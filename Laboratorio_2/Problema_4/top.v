==> flow/design.v <==
`timescale 1ns / 1ps
module top1(
    input clk,  
    input resetn,
    output ser_tx,
    input ser_rx,
    output lcd_resetn,
    output lcd_clk,
    output lcd_cs,
    output lcd_rs,
    output lcd_data
);
    localparam MAX_CMDS = 69;
    wire [8:0] init_cmd[MAX_CMDS:0];
    assign init_cmd[ 0] = 9'h036;
    assign init_cmd[ 1] = 9'h170;
    assign init_cmd[ 2] = 9'h03A;
    assign init_cmd[ 3] = 9'h105;
    assign init_cmd[ 4] = 9'h0B2;
    assign init_cmd[ 5] = 9'h10C;
    assign init_cmd[ 6] = 9'h10C;
    assign init_cmd[ 7] = 9'h100;
    assign init_cmd[ 8] = 9'h133;
    assign init_cmd[ 9] = 9'h133;
    assign init_cmd[10] = 9'h0B7;
    assign init_cmd[11] = 9'h135;
    assign init_cmd[12] = 9'h0BB;
    assign init_cmd[13] = 9'h119;
    assign init_cmd[14] = 9'h0C0;
    assign init_cmd[15] = 9'h12C;
    assign init_cmd[16] = 9'h0C2;
    assign init_cmd[17] = 9'h101;
    assign init_cmd[18] = 9'h0C3;
    assign init_cmd[19] = 9'h112;
    assign init_cmd[20] = 9'h0C4;
    assign init_cmd[21] = 9'h120;
    assign init_cmd[22] = 9'h0C6;
    assign init_cmd[23] = 9'h10F;
    assign init_cmd[24] = 9'h0D0;
    assign init_cmd[25] = 9'h1A4;
    assign init_cmd[26] = 9'h1A1;
    assign init_cmd[27] = 9'h0E0;
    assign init_cmd[28] = 9'h1D0;
    assign init_cmd[29] = 9'h104;
    assign init_cmd[30] = 9'h10D;
    assign init_cmd[31] = 9'h111;
    assign init_cmd[32] = 9'h113;
    assign init_cmd[33] = 9'h12B;
    assign init_cmd[34] = 9'h13F;
    assign init_cmd[35] = 9'h154;
    assign init_cmd[36] = 9'h14C;
    assign init_cmd[37] = 9'h118;
    assign init_cmd[38] = 9'h10D;
    assign init_cmd[39] = 9'h10B;
    assign init_cmd[40] = 9'h11F;
    assign init_cmd[41] = 9'h123;
    assign init_cmd[42] = 9'h0E1;
    assign init_cmd[43] = 9'h1D0;
    assign init_cmd[44] = 9'h104;
    assign init_cmd[45] = 9'h10C;
    assign init_cmd[46] = 9'h111;
    assign init_cmd[47] = 9'h113;
    assign init_cmd[48] = 9'h12C;
    assign init_cmd[49] = 9'h13F;
    assign init_cmd[50] = 9'h144;
    assign init_cmd[51] = 9'h151;
    assign init_cmd[52] = 9'h12F;
    assign init_cmd[53] = 9'h11F;
    assign init_cmd[54] = 9'h11F;
    assign init_cmd[55] = 9'h120;
    assign init_cmd[56] = 9'h123;
    assign init_cmd[57] = 9'h021;
    assign init_cmd[58] = 9'h029;
    assign init_cmd[59] = 9'h02A;  
    assign init_cmd[60] = 9'h100;
    assign init_cmd[61] = 9'h128;
    assign init_cmd[62] = 9'h101;
    assign init_cmd[63] = 9'h117;
    assign init_cmd[64] = 9'h02B;  
    assign init_cmd[65] = 9'h100;
    assign init_cmd[66] = 9'h135;
    assign init_cmd[67] = 9'h100;
    assign init_cmd[68] = 9'h1BB;
    assign init_cmd[69] = 9'h02C;  
    localparam INIT_RESET   = 4'b0000;  
    localparam INIT_PREPARE = 4'b0001;  
    localparam INIT_WAKEUP  = 4'b0010;  
    localparam INIT_SNOOZE  = 4'b0011;  
    localparam INIT_WORKING = 4'b0100;  
    localparam INIT_DONE    = 4'b0101;  
        localparam CNT_100MS = 32'd27;
        localparam CNT_120MS = 32'd32;
        localparam CNT_200MS = 32'd54;
    reg [3:0] init_state;
    reg [6:0] cmd_index;
    reg [31:0] clk_cnt;
    reg [4:0] bit_loop;
    reg [15:0] pixel_cnt;
    reg lcd_cs_r;
    reg lcd_rs_r;
    reg lcd_reset_r;
    reg [7:0] spi_data;
    assign lcd_resetn = lcd_reset_r;
    assign lcd_clk    = ~clk;
    assign lcd_cs     = lcd_cs_r;
    assign lcd_rs     = lcd_rs_r;
    assign lcd_data   = spi_data[7];  
    wire [15:0] pixel = (pixel_cnt >= 21600) ? 16'hF800 :
                        (pixel_cnt >= 10800) ? 16'h07E0 : 16'h001F;
    always @(posedge clk or negedge resetn) begin
        if (~resetn) begin
            clk_cnt <= 0;
            cmd_index <= 0;
            init_state <= INIT_RESET;
            lcd_cs_r <= 1;
            lcd_rs_r <= 1;
            lcd_reset_r <= 0;
            spi_data <= 8'hFF;
            bit_loop <= 0;
            pixel_cnt <= 0;
        end else begin
            case (init_state)
                INIT_RESET : begin
                    if (clk_cnt == CNT_100MS) begin
                        clk_cnt <= 0;
                        init_state <= INIT_PREPARE;
                        lcd_reset_r <= 1;
                    end else begin
                        clk_cnt <= clk_cnt + 1;
                    end
                end
                INIT_PREPARE : begin
                    if (clk_cnt == CNT_200MS) begin
                        clk_cnt <= 0;
                        init_state <= INIT_WAKEUP;
                    end else begin
                        clk_cnt <= clk_cnt + 1;
                    end
                end
                INIT_WAKEUP : begin
                    if (bit_loop == 0) begin
                        lcd_cs_r <= 0;
                        lcd_rs_r <= 0;
                        spi_data <= 8'h11;  
                        bit_loop <= bit_loop + 1;
                    end else if (bit_loop == 8) begin
                        lcd_cs_r <= 1;
                        lcd_rs_r <= 1;
                        bit_loop <= 0;
                        init_state <= INIT_SNOOZE;
                    end else begin
                        spi_data <= {spi_data[6:0], 1'b1};
                        bit_loop <= bit_loop + 1;
                    end
                end
                INIT_SNOOZE : begin
                    if (clk_cnt == CNT_120MS) begin
                        clk_cnt <= 0;
                        init_state <= INIT_WORKING;
                    end else begin
                        clk_cnt <= clk_cnt + 1;
                    end
                end
                INIT_WORKING : begin
                    if (cmd_index < MAX_CMDS) begin
                        if (bit_loop == 0) begin
                            lcd_cs_r <= 0;
                            lcd_rs_r <= 0;
                            spi_data <= init_cmd[cmd_index][8:1];
                            bit_loop <= bit_loop + 1;
                        end else if (bit_loop == 8) begin
                            lcd_cs_r <= 1;
                            lcd_rs_r <= 1;
                            bit_loop <= 0;
                            cmd_index <= cmd_index + 1;
                        end else begin
                            spi_data <= {spi_data[6:0], 1'b1};
                            bit_loop <= bit_loop + 1;
                        end
                    end else begin
                        init_state <= INIT_DONE;
                    end
                end
                INIT_DONE : begin
                end
                default : begin
                    init_state <= INIT_RESET;
                end
            endcase
        end
    end
endmodule
**Reports on top1**

What the tools print for top1, step after step.
Lines are those of the file above, counted from 1.
Library cell names are shortened.
A cell with -- has no value.

- Design top: top1
- Clock port: clk
- Library: sky130hd
- Corner: tt_025C_1v80

**After elaboration**

Yosys after proc, flatten, opt, wreduce and memory -nomap, before mapping. Memory bits, and registers merged into a memory's read port (data or address), are not among the register bits. Print and check cells are not counted. Equal cells are merged and count once.

- Register bits after elaboration: 59
- Input bits: 3
- Output and inout bits: 6

- Add/sub/neg operators: 3
- Magnitude comparators: 1
- Equality and inequality tests: 85
- Muxes and demuxes: 29
- Bitwise gates (word level): 3
- Reductions and logical operators: 24

Operators with widths:

| cell | number |
|---|---|
| 9-bit case mux with 51-bit select | 1 |
| 7-bit by 6-bit equality test with 1-bit output with constant B | 32 |
| 7-bit by 5-bit equality test with 1-bit output with constant B | 16 |
| 32-bit case mux with 3-bit select | 1 |
| 32-bit 2-to-1 mux | 3 |
| 32-bit by 6-bit equality test with 1-bit output with constant B | 2 |
| 7-bit by 4-bit equality test with 1-bit output with constant B | 8 |
| 7-bit equality test with constant B | 6 |
| 32-bit by 1-bit adder with 32-bit output with constant B | 1 |
| 32-bit by 5-bit equality test with 1-bit output with constant B | 1 |
| 8-bit 2-to-1 mux | 4 |
| 7-bit by 3-bit equality test with 1-bit output with constant B | 4 |
| 2-bit OR reduction | 12 |
| 4-bit case mux with 6-bit select | 1 |
| 4-bit 2-to-1 mux | 6 |
| 8-bit case mux with 2-bit select | 1 |
| 5-bit 2-to-1 mux | 3 |
| 2-bit != test with constant B | 7 |
| 7-bit by 2-bit equality test with 1-bit output with constant B | 2 |
| 5-bit case mux with 2-bit select | 1 |
| 4-bit by 2-bit equality test with 1-bit output with constant B | 2 |
| 4-bit by 3-bit equality test with 1-bit output with constant B | 2 |
| 7-bit by 1-bit adder with 7-bit output with constant B | 1 |
| 7-bit by 1-bit equality test with 1-bit output with constant B | 1 |
| 7-bit < comparator with constant B | 1 |
| 7-bit logical NOT | 1 |
| 7-bit AND reduction | 1 |
| 3-bit OR reduction | 2 |

Not listed: further kinds 13, cells in them 22.

**Logic depth**

Depth = most cells in a row (Yosys ltp): at word level without a register or memory, in the mapped netlist without a sequential cell, where the memories' decode and read muxes count.

- Depth in word-level cells: 6
- ABC_AREA: 0
- Mapped depth: 10
- Depth with buffers taken out: 8

**Synthesis result**

The flow's flattened synthesis, as Yosys stat reports it; memories are mapped. The netlist is that of the ABC_AREA named above (0 if unset); the other value can give another one.
Totals and module areas in this step are rounded.

Cells by type:

| cell type | number |
|---|---|
| dfrtp_1 | 49 |
| dfstp_2 | 11 |
| xnor2_1 | 25 |
| nand2_1 | 44 |
| nor2_1 | 37 |
| ha_1 | 9 |
| nand3_1 | 21 |
| o21ai_0 | 20 |
| xor2_1 | 11 |
| nand2b_1 | 14 |
| nor4_1 | 13 |
| buf_2 | 16 |
| nor3_1 | 16 |
| nand4_1 | 12 |
| nor2b_1 | 12 |
| a21oi_1 | 14 |
| a211oi_1 | 9 |
| buf_6 | 4 |

Other cell types: 61; their cells: 137.

- Cells in the netlist: 474
- Mapped area: 0.0042 sq mm
- Mapped flip-flops: 60

Hand-over note for top1

Module top1, platform sky130hd: 2 stored runs of the flow (Yosys, OpenROAD) with differing settings, in no particular order. Input and output delays are each 20% of the period that was set; the output load is 0.01 pF.
"period achieved" means the clock period less the worst setup slack. The figure is calculated, with input and output delays left at 20% of the set period.
By "time used up by the worst setup path" is meant the share of the clock period that the worst setup path is allowed (20% is reserved at inputs, 20% at outputs), minus its slack. Clock arrival times at its registers enter into it.
"total power after layout" is the tool's figure for a default switching activity; nothing was simulated.
Measured values are rounded.

### Flow run 1

==> flow/run.sh <==
#!/bin/bash
# the make line also repeats the synthesis and layout settings of config.mk as NAME=value (left out here)
make -C /OpenROAD-flow-scripts/flow DESIGN_CONFIG=/design/flow/config.mk WORK_HOME=/design/flow/orfs CLKGATE_MAP_FILE= finish
==> flow/config.mk <==
export PLATFORM = sky130hd
export DESIGN_NAME = top1
export DESIGN_NICKNAME = top1
export VERILOG_FILES = /design/flow/design.v
export SDC_FILE = /design/flow/constraint.sdc
export NUM_CORES = 4
export LEC_CHECK = 0
export CAP_MARGIN = 20
export CORE_MARGIN = 2
export CORE_UTILIZATION = 25
export SLEW_MARGIN = 20
==> flow/constraint.sdc <==
create_clock -name core_clock -period 2.27 [get_ports {clk}]
set_input_delay 0.4540 -clock core_clock [delete_from_list [all_inputs] [get_ports {clk}]]
set_output_delay 0.4540 -clock core_clock [all_outputs]
set_load 0.01 [all_outputs]

Results of flow run 1:
- Yosys chip area after synthesis: 0.0042 sq mm
- Die size: 0.018 sq mm
- Standard-cell area of the final layout: 0.0057 sq mm
- Utilization after layout: 35%
- Setup slack of the critical path: -0.002 ns
- Total negative slack: -0.002 ns
- Total power after layout: 2500 µW
- Period achieved: 2.272 ns
- Time used up by the worst setup path: 2.27 ns
- Class of the worst setup path: register -> register

### Flow run 2

==> flow/run.sh <==
#!/bin/bash
# the make line also repeats the synthesis and layout settings of config.mk as NAME=value (left out here)
make -C /OpenROAD-flow-scripts/flow DESIGN_CONFIG=/design/flow/config.mk WORK_HOME=/design/flow/orfs CLKGATE_MAP_FILE= finish
==> flow/config.mk <==
export PLATFORM = sky130hd
export DESIGN_NAME = top1
export DESIGN_NICKNAME = top1
export VERILOG_FILES = /design/flow/design.v
export SDC_FILE = /design/flow/constraint.sdc
export NUM_CORES = 4
export LEC_CHECK = 0
export ABC_AREA = 0
export CAP_MARGIN = 20
export CELL_PAD_IN_SITES_DETAIL_PLACEMENT = 2
export CELL_PAD_IN_SITES_GLOBAL_PLACEMENT = 0
export CORE_ASPECT_RATIO = 0.84
export CORE_MARGIN = 2
export CORE_UTILIZATION = 68
export GPL_TIMING_DRIVEN = 0
export PLACE_DENSITY_LB_ADDON = 0.16
export SLEW_MARGIN = 5
export TNS_END_PERCENT = 10
==> flow/constraint.sdc <==
create_clock -name core_clock -period 1.63 [get_ports {clk}]
set_input_delay 0.3260 -clock core_clock [delete_from_list [all_inputs] [get_ports {clk}]]
set_output_delay 0.3260 -clock core_clock [all_outputs]
set_load 0.01 [all_outputs]

Outcome of flow run 2: not finished: placement ended with error DPL-0033

End of note.
