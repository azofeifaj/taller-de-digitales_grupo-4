==> flow/design.v <==
module uart (
    input wire clk,               
    input wire rst,               
    input wire [7:0] data_tx,     
    input wire tx_start,          
    input wire rx,                
    output wire tx,               
    output wire [7:0] data_rx,    
    output wire tx_busy,          
    output wire rx_done           
);
    uart_tx tx_inst (
        .clk(clk),
        .rst(rst),
        .data_in(data_tx),
        .tx_start(tx_start),
        .tx(tx),
        .tx_busy(tx_busy)
    );
    uart_rx rx_inst (
        .clk(clk),
        .rst(rst),
        .rx(rx),
        .data_out(data_rx),
        .rx_done(rx_done)
    );
endmodule
module uart_rx (
    input wire clk,               
    input wire rst,               
    input wire rx,                
    output reg [7:0] data_out,    
    output reg rx_done            
);
    parameter BAUD_RATE = 9600;
    parameter CLK_FREQ = 27000000;
    localparam BIT_PERIOD = CLK_FREQ / BAUD_RATE;   
    reg [12:0] baud_counter;      
    reg [3:0] bit_index;          
    reg [9:0] rx_shift_reg;       
    reg rx_active;                
    reg [1:0] rx_sync;            
    always @(posedge clk or posedge rst) begin
        if (rst) begin
            rx_done <= 1'b0;
            rx_active <= 1'b0;
            baud_counter <= 0;
            bit_index <= 0;
            rx_sync <= 2'b11;
        end else begin
            rx_sync <= {rx_sync[0], rx};   
            if (!rx_active && !rx_sync[1]) begin
                rx_active <= 1'b1;
                baud_counter <= BIT_PERIOD / 2;   
                bit_index <= 0;
            end else if (rx_active) begin
                if (baud_counter < BIT_PERIOD - 1) begin
                    baud_counter <= baud_counter + 1;
                end else begin
                    baud_counter <= 0;
                    rx_shift_reg <= {rx_sync[1], rx_shift_reg[9:1]};   
                    if (bit_index == 9) begin
                        rx_active <= 1'b0;
                        rx_done <= 1'b1;
                        data_out <= rx_shift_reg[8:1];   
                    end else begin
                        bit_index <= bit_index + 1;
                    end
                end
            end
        end
    end
endmodule
module uart_tx (
    input wire clk,               
    input wire rst,               
    input wire [7:0] data_in,     
    input wire tx_start,          
    output reg tx,                
    output reg tx_busy            
);
    parameter BAUD_RATE = 9600;
    parameter CLK_FREQ = 27000000;
    localparam BIT_PERIOD = CLK_FREQ / BAUD_RATE;   
    reg [12:0] baud_counter;      
    reg [3:0] bit_index;          
    reg [9:0] tx_shift_reg;       
    always @(posedge clk or posedge rst) begin
        if (rst) begin
            tx <= 1'b1;           
            tx_busy <= 1'b0;
            baud_counter <= 0;
            bit_index <= 0;
        end else if (tx_start && !tx_busy) begin
            tx_busy <= 1'b1;
            tx_shift_reg <= {1'b1, data_in, 1'b0};   
            bit_index <= 0;
            baud_counter <= 0;
        end else if (tx_busy) begin
            if (baud_counter < BIT_PERIOD - 1) begin
                baud_counter <= baud_counter + 1;
            end else begin
                baud_counter <= 0;
                tx <= tx_shift_reg[0];       
                tx_shift_reg <= {1'b0, tx_shift_reg[9:1]};   
                bit_index <= bit_index + 1;
                if (bit_index == 9) begin
                    tx_busy <= 1'b0;   
                    tx <= 1'b1;        
                end
            end
        end
    end
endmodule
-- From RTL to reports: uart
Tool output for the design above, in the order of the flow.
Lines are those of the file above, counted from 1.
Cell names lack the library's common part.
The mark - stands for no value.
- top: uart
- clock input: clk
- cell library: sky130hd
- library corner: tt_025C_1v80

-- Elaborated design
Counts by Yosys on the flattened word-level netlist (proc, flatten, opt, wreduce; memories kept). Register bits leave out memories and registers merged into their read ports (data or address). Print and check cells are left out. Cells with the same type and inputs are merged into one.
- register bits at 68
- output and inout port bits at 11
- add/sub/neg operators at 4
- noted order comparisons: 2
- equal/unequal tests at 5
- muxes and demuxes: 25
- bitwise operators: 5
- reduce/logical cells at 14
- operator list (kind ; count):
    13-bit two-way mux ; 6
    4-bit two-way mux ; 7
    13-bit by 1-bit adder with 13-bit output (second input constant) ; 2
    13-bit by 12-bit < comparator with 1-bit output (second input constant) ; 2
    10-bit two-way mux ; 2
    3-bit AND reduction ; 3
    9-bit two-way mux ; 1
    1-bit two-way mux ; 9
    4-bit by 1-bit adder with 4-bit output (second input constant) ; 2
    4-bit equality test (second input constant) ; 2
    4-bit AND reduction ; 2
    2-bit by 1-bit != test with 1-bit output (second input constant) ; 3
    1-bit inverter ; 5
    5-bit AND reduction ; 1
    2-bit nonzero test ; 2
    1-bit logical NOT ; 3
    1-bit logical AND ; 2
    2-bit AND reduction ; 1

-- Depth
Depth = most cells in a row (Yosys ltp): at word level without a register or memory, in the mapped netlist without a sequential cell, where the memories' decode and read muxes count.
- word-level depth at 5
- noted ABC_AREA: 0
- noted gate-level depth with buffers: 6
- depth with buffers taken out: 6

-- Synthesis result
Yosys stat after the flow's synthesis: flattened, memories mapped to cells. It holds for the ABC_AREA given above (unset counts as 0); a run with the other value may have another netlist.
- standard cells after synthesis: 298
- mapped area: 3129.3 um^2
- noted sequential area: 1815.5 um^2
- mapped flip-flops at 67
- cells by type (cell ; count):
    dfrtp_1 ; 37
    edfxtp_1 ; 27
    nand2_1 ; 54
    a21oi_1 ; 20
    nand3_1 ; 16
    dfstp_2 ; 3
    ha_1 ; 6
    nor2_1 ; 16
    nand2b_1 ; 9
    xnor2_1 ; 6
    mux2i_1 ; 5
    nand4_1 ; 8
    o21ai_0 ; 10
    clkbuf_1 ; 10
    inv_1 ; 9
    nand4b_1 ; 3
    o311ai_0 ; 3
    a31oi_1 ; 4
Other cell types: 28; their cells: 52.
By module: a second synthesis without flattening, with its own total; a netlist apart from the flattened one above.
- cells (unflattened synthesis) at 269
- area (unflattened synthesis): 3125.5 um^2
Each row is one instance without its submodules.
- by module (module ; times used ; cells ; area (um^2)):
    uart_rx ; 1 ; 144 ; 1657.8
    uart_tx ; 1 ; 125 ; 1467.7
    uart ; 1 ; 0 ; 0.0

-- Worst setup path after synthesis
OpenSTA on the mapped netlist: ideal clock, no wires. The path of least setup slack (recovery checks aside). Input and output delay are each 20% of the period. Register names are those of the netlist, which keeps one name where synthesis merged equal registers.
- path kind: input-to-reg
- start: input port rst
- end: register rx_inst.rx_shift_reg[1]
- noted period: 2.94 ns
- setup time at 0.338 ns
- time at the first pin at 0.588 ns
- noted arrival time: 1.931 ns
- noted required time: 2.602 ns
- setup slack: 0.671 ns
- noted delay of the path: 1.681 ns
- driving pins on the path: 2
- buffers on the path at 0
- noted synthesis period reached: 2.269 ns
"delay of the path" is the arrival time less input delay plus setup time.
"driving pins on the path" counts driving pins, that of a launching flip-flop among them; a cell with two outputs on the path counts twice.
"synthesis period reached" = period - worst setup slack (recovery checks aside). The figure is calculated, with input and output delays left at 20% of the set period.
Between the ends stands the longest chain of elaborated cells between them, by number of cells; it is not shown to be the way that was timed. Of several equally long chains one is given.
Each line given opens the expression or statement behind the cell; cells for indexed reads and writes are added by Yosys, which also makes memories of some case tables.
- path through: inv_1 -> and3_1
- noted cells in the longest elaborated chain: 2
- ends and longest elaborated chain, after synthesis (element ; line ; text):
    start, declared ; 3 ; input wire rst,
    1-bit inverter ; - ;
    4-bit AND reduction ; - ;
    end, assigned ; 61 ; rx_shift_reg <= {rx_sync[1], rx_shift_reg[9:1]};
    end, declared ; 40 ; reg [9:0] rx_shift_reg;

-- Path in the finished layout
Path of least setup slack in the final report of entry A (OpenROAD, finished layout, wires in). Where an end is a register, its clock arrival counts in the times.
- path kind: reg-to-reg
- start: register rx_inst.baud_counter[8]
- end: register rx_inst.bit_index[2]
- noted period: 1.89 ns
- setup time at 0.08 ns
- time at the first pin at 0.34 ns
- noted arrival time: 2.09 ns
- noted required time: 2.15 ns
- setup slack: 0.06 ns
- driving pins on the path: 6
- buffers on the path at 1
Between the ends stands the longest chain of elaborated cells between them, by number of cells; it is not shown to be the way that was timed. Of several equally long chains one is given.
At most two assigning lines are given for a register; there are more.
- path through: dfrtp_1 -> nand4b_1 -> or4b_4 -> buf_12 -> a2111o_1 -> o211ai_1
- noted cells in the longest elaborated chain: 4
- ends and longest elaborated chain, post-layout (element ; line ; text):
    start, declared ; 38 ; reg [12:0] baud_counter;
    start, assigned ; 54 ; baud_counter <= BIT_PERIOD / 2;
    start, assigned ; 58 ; baud_counter <= baud_counter + 1;
    13-bit by 12-bit < comparator with 1-bit output ; 57 ; if (baud_counter < BIT_PERIOD - 1) begin
    4-bit two-way mux ; 57 ;
    4-bit two-way mux ; 56 ; end else if (rx_active) begin
    4-bit two-way mux ; 52 ; if (!rx_active && !rx_sync[1]) begin
    end, assigned ; 55 ; bit_index <= 0;
    end, assigned ; 67 ; bit_index <= bit_index + 1;
    end, declared ; 39 ; reg [3:0] bit_index;

Settings and measured results of 2 stored flow runs for module uart (sky130hd), not sorted in any way. The constraints put input and output delay at 20% of the set period each and load the outputs with 0.01 pF.
By "achieved period" is meant the clock period of the run minus its worst setup slack. This is arithmetic on one report: input and output delays are still those of the set period (20% each).
By "worst path time" is meant the share of the clock period that the worst setup path is allowed (20% is reserved at inputs, 20% at outputs), minus its slack. Clock arrival times at its registers enter into it.
"total power of the final layout" is the tool's figure for a default switching activity; nothing was simulated.

Entry A

==> flow/run.sh <==
#!/bin/bash
# the make line also repeats the synthesis and layout settings of config.mk as NAME=value (left out here)
make -C /OpenROAD-flow-scripts/flow DESIGN_CONFIG=/design/flow/config.mk WORK_HOME=/design/flow/orfs CLKGATE_MAP_FILE= finish
==> flow/config.mk <==
export PLATFORM = sky130hd
export DESIGN_NAME = uart
export DESIGN_NICKNAME = uart
export VERILOG_FILES = /design/flow/design.v
export SDC_FILE = /design/flow/constraint.sdc
export NUM_CORES = 4
export LEC_CHECK = 0
export CAP_MARGIN = 20
export CORE_MARGIN = 2
export CORE_UTILIZATION = 40
export SLEW_MARGIN = 20
==> flow/constraint.sdc <==
create_clock -name core_clock -period 1.89 [get_ports {clk}]
set_input_delay 0.3780 -clock core_clock [delete_from_list [all_inputs] [get_ports {clk}]]
set_output_delay 0.3780 -clock core_clock [all_outputs]
set_load 0.01 [all_outputs]

Measured in entry A:
- lowest hold slack at 0.359 ns
- noted the worst path time: 1.83 ns
- type of the worst setup path: reg-to-reg
- total power of the final layout at 3.069 mW
- area of the die: 8547.0 um^2
- synthesized cell area: 3129.3 um^2
- total negative slack: 0.000 ns
- final design utilization: 52.0%
- setup slack of the critical path at 0.055 ns
- noted the achieved period: 1.835 ns

Entry B

==> flow/run.sh <==
#!/bin/bash
# the make line also repeats the synthesis and layout settings of config.mk as NAME=value (left out here)
make -C /OpenROAD-flow-scripts/flow DESIGN_CONFIG=/design/flow/config.mk WORK_HOME=/design/flow/orfs CLKGATE_MAP_FILE= finish
==> flow/config.mk <==
export PLATFORM = sky130hd
export DESIGN_NAME = uart
export DESIGN_NICKNAME = uart
export VERILOG_FILES = /design/flow/design.v
export SDC_FILE = /design/flow/constraint.sdc
export NUM_CORES = 4
export LEC_CHECK = 0
export CAP_MARGIN = 35
export CELL_PAD_IN_SITES_DETAIL_PLACEMENT = 2
export CORE_MARGIN = 2
export CORE_UTILIZATION = 67
export CTS_CLUSTER_DIAMETER = 269
export GPL_ROUTABILITY_DRIVEN = 1
export MIN_ROUTING_LAYER = met2
export PLACE_DENSITY_LB_ADDON = 0.28
export SETUP_SLACK_MARGIN = -0.22
export SLEW_MARGIN = 20
==> flow/constraint.sdc <==
create_clock -name core_clock -period 3.43 [get_ports {clk}]
set_input_delay 0.6860 -clock core_clock [delete_from_list [all_inputs] [get_ports {clk}]]
set_output_delay 0.6860 -clock core_clock [all_outputs]
set_load 0.01 [all_outputs]

Entry B: did not finish, placement stopped with DPL-0033.
